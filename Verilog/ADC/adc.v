==> flow/design.v <==
module adc_8bit(
    input clk,   
    input sc,    
    input comparador,
    output reg eoc,  
    output reg [7:0] r_2r,   
    output reg [7:0]resultado
    );
reg [3:0] estados_adc;
reg sc_interno;
always @(posedge clk, posedge sc) begin
	if (sc==1'b1) begin
        sc_interno <= 1'b1;  
        eoc <= 1'b0;         
	end
	else begin
    case (estados_adc)
        4'd0:   begin            
            if (sc_interno==1) begin
                sc_interno <=1'b0;
                estados_adc<=4'd2;
                r_2r <=8'b10000000;
            end
        end
        4'd1:   begin
            r_2r[7]<=1'b1;   
            estados_adc <= 4'd2;
        end
        4'd2:   begin
            if (comparador ==0) begin
                r_2r[7]<= 1'b0;
            end 
            r_2r[6]<=1'b1;
            estados_adc<= 4'd3;
        end
        4'd3: begin
            if (comparador ==0) begin
                r_2r[6]<= 1'b0;
            end 
            r_2r[5]<=1'b1;
            estados_adc<= 4'd4;
        end
        4'd4:   begin
            if (comparador ==0) begin
                r_2r[5]<= 1'b0;
            end 
            r_2r[4]<=1'b1;
            estados_adc<= 4'd5;
        end
        4'd5:   begin
            if (comparador ==0) begin
                r_2r[4]<= 1'b0;
            end 
            r_2r[3]<=1'b1;
            estados_adc<= 4'd6;
        end
        4'd6:   begin
            if (comparador ==0) begin
                r_2r[3]<= 1'b0;
            end 
            r_2r[2]<=1'b1;
            estados_adc<= 4'd7;
        end
        4'd7:   begin
            if (comparador ==0) begin
                r_2r[2]<= 1'b0;
            end 
            r_2r[1]<=1'b1;
            estados_adc<= 4'd8;
        end
        4'd8:   begin
            if (comparador ==0) begin
                r_2r[1]<= 1'b0;
            end 
            r_2r[0]<=1'b1;
            estados_adc<= 4'd9;
        end
		  4'd9:   begin
            if (comparador ==0) begin
                r_2r[0]<= 1'b0;
            end 
            estados_adc<= 4'd10;
        end
        4'd10:   begin
            resultado <= r_2r;
            eoc <= 1'b1;
            estados_adc<= 4'd0;
        end
        default: begin
            estados_adc <=4'd0;
				eoc <= 1'b1;
				sc_interno <=1'b0;
        end
		endcase
	end	 
	end	 
endmodule 
# == Reports on adc_8bit ==
# Tool output for the design above, in the order of the flow.
# Line numbers count from 1 in the design file above.
# Operators: Yosys type, input widths -> output width; for muxes data width and select width s.
# Cell names lack the library's common part.
# A cell with n/a has no value.
# setup
top_module,adc_8bit
clock,clk
cell_library,sky130hd
pvt_corner,tt_025C_1v80

# == After elaboration ==
# Counts by Yosys on the flattened word-level netlist (proc, flatten, opt, wreduce; memories kept). Register bits leave out memories and registers merged into their read ports (data or address). Print and check cells are left out. Cells with the same type and inputs are merged into one.
# word_totals
ff_bits,22
latchBits,0
ram_bits,0
romBits,0
clocked_rd_ports_x_width,0
mem_count,0
output_inout_bits,17
# op_classes
add_sub_neg,0
multipliers,0
n_div,0
cmp,0
n_eq,19
n_shift,0
mux,13
logic,1
reduce_logical,21
# ops
op,n
$pmux 4 s10,1
$reduce_and 4->1,8
$reduce_bool 3->1,8
$pmux 1 s3,8
$reduce_or 10->1,2
$ne 2x2->1 const B,9
$eq 4x3->1 const B,4
$eq 4x4->1 const B,3
$eq 4x2->1 const B,2
$reduce_and 2->1,2
$eq 4x1->1 const B,1
$logic_not 4->1,1
$mux 4,1
$mux 1,3
$not 1->1,1

# == Logic depth ==
# Longest topological path by Yosys (ltp), each cell counted once; first at word level (registers and memories cut), then after technology mapping (sequential cells cut; the memories' decode and read muxes count).
# logic_depth
word_depth,3
abc_area,1
depth_mapped,4

# == Synthesis result ==
# Yosys stat after the flow's synthesis: flattened, memories mapped to cells. It holds for the ABC_AREA given above (unset counts as 0); a run with the other value may have another netlist.
# synth_totals
mapped_cells,84
synth_area_um2,1058.5
sequential_area_um2,812.0
ffs,28
buffers,1
# by_type
cell,n,area_total_um2
edfxtp_1,24,720.691
nor2_1,14,52.55
inv_1,12,45.043
nand2_1,11,41.29
dfxtp_1,2,40.038
nor3_1,8,40.038
dfstp_2,1,26.275
dfrtp_1,1,25.024
o21ai_4,1,16.266
o21ai_0,3,15.014
nand3_1,2,10.01
o21bai_1,1,7.507
o22ai_1,1,6.256
a21oi_1,1,5.005
clkbuf_1,1,3.754
inv_2,1,3.754

# == Path before layout ==
# OpenSTA on the mapped netlist: ideal clock, no wires. The path of least setup slack (recovery checks aside). Input and output delay are each 20% of the period. Register names are those of the netlist, which keeps one name where synthesis merged equal registers.
# synth_timing
path_kind,input-to-reg
startpoint,input port sc
endpoint,register r_2r[2]
tclk_ns,1.74
in_delay_ns,0.348
t_first_pin_ns,0.348
t_arrival_ns,0.950
t_required_ns,1.428
setup_slack_ns,0.478
path_delay_ns,0.914
driving_pins,3
path_buffers,0
period_less_setup_slack_ns,1.262
# "path_delay_ns" is the arrival time less input delay plus setup time.
# "driving_pins" counts driving pins, that of a launching flip-flop among them; a cell with two outputs on the path counts twice.
# "period_less_setup_slack_ns" = period - worst setup slack (recovery checks aside). The figure is calculated, with input and output delays left at 20% of the set period.
# Between the ends stands the longest chain of elaborated cells between them, by number of cells; it is not shown to be the way that was timed. Of several equally long chains one is given.
# A line is the first line of the expression or statement that the cell stems from. Yosys adds cells for indexed reads and writes and turns some case tables into memories.
# At most two assigning lines are given for a register; there are more.
# synth_between
cell_sequence,inv_1 o21ai_4 nor3_1
elab_chain_len,2
cone_cells,2
lines_between,0
classes_between,logic: 1; reduce/logical: 1
# synth_lines
item,line,text
"start, declared",3,"input sc,"
$not 1->1,n/a,
$reduce_and 4->1,n/a,
"end, assigned",22,r_2r <=8'b10000000;
"end, assigned",61,r_2r[2]<=1'b1;
"end, declared",6,"output reg [7:0] r_2r,"

# == Timing after layout ==
# Path of least setup slack in the final report of record 2 (OpenROAD, finished layout, wires in). Where an end is a register, its clock arrival counts in the times.
# layout_timing
path_kind,reg-to-output
startpoint,register r_2r[6]
endpoint,output port r_2r[6]
tclk_ns,2.36
output_delay_ns,0.47
t_first_pin_ns,0.32
t_arrival_ns,1.24
t_required_ns,1.89
setup_slack_ns,0.64
driving_pins,2
path_buffers,1
# At most two assigning lines are given for a register; there are more.
# layout_between
cell_sequence,edfxtp_1 clkdlybuf4s50_1
elab_chain_len,0
cone_cells,0
lines_between,0
# layout_lines
item,line,text
"start, declared",6,"output reg [7:0] r_2r,"
"start, assigned",22,r_2r <=8'b10000000;
"start, assigned",33,r_2r[6]<=1'b1;
"end, declared",6,

# Top module adc_8bit; platform sky130hd; tools Yosys and OpenROAD; 2 stored runs in no particular order. Input and output delays are each 20% of the period that was set; the output load is 0.01 pF.
# "clock_period_reached_ns": clock period set for the run, less the worst setup slack. It is reckoned from that one timing run; input and output delays stay at 20% of the period that was set.
# "worst_path_ns" means the part of the period allowed to the worst setup path (the constraints hold back 20% at inputs and 20% at outputs) less its slack; where the path has registers, the arrival times of their clocks count too.
# By "fin_power_mw" is meant OpenSTA's value without simulated activity: inputs other than the clock are taken to toggle once in ten clock periods, and the tool carries that through the logic.
# Settings: n/a = not set for that run.
# Among the results, n/a means that no value is shown for the run.
name,record 1,record 2
period_ns,0.905,2.36
CORE_UTILIZATION,59,35
SETUP_SLACK_MARGIN,0.2,0.04
PLACE_DENSITY_LB_ADDON,0.2,0.28
CELL_PAD_IN_SITES_DETAIL_PLACEMENT,1,n/a
TNS_END_PERCENT,15,n/a
SLEW_MARGIN,20,30
MAX_ROUTING_LAYER,met5,n/a
CAP_MARGIN,20,20
CORE_MARGIN,2,2
CELL_PAD_IN_SITES_GLOBAL_PLACEMENT,n/a,3
ABC_AREA,n/a,1
CTS_CLUSTER_SIZE,n/a,51
CTS_CLUSTER_DIAMETER,n/a,31
MIN_ROUTING_LAYER,n/a,met1
util_pct,n/a,47.2
synthesis_area_um2,n/a,1058.5
worst_path_ns,n/a,1.24
worstPathKind,n/a,reg-to-output
dieArea_um2,n/a,3480.4
total_negative_slack_ns,n/a,0.000
fin_power_mw,n/a,0.7888
post_route_stdcell_area_um2,n/a,1325.0
hold_worst_slack_ns,n/a,0.455
setup_ws_ns,n/a,0.644
clock_period_reached_ns,n/a,1.716
# Record 1: no final report: placement broke off with DPL-0033
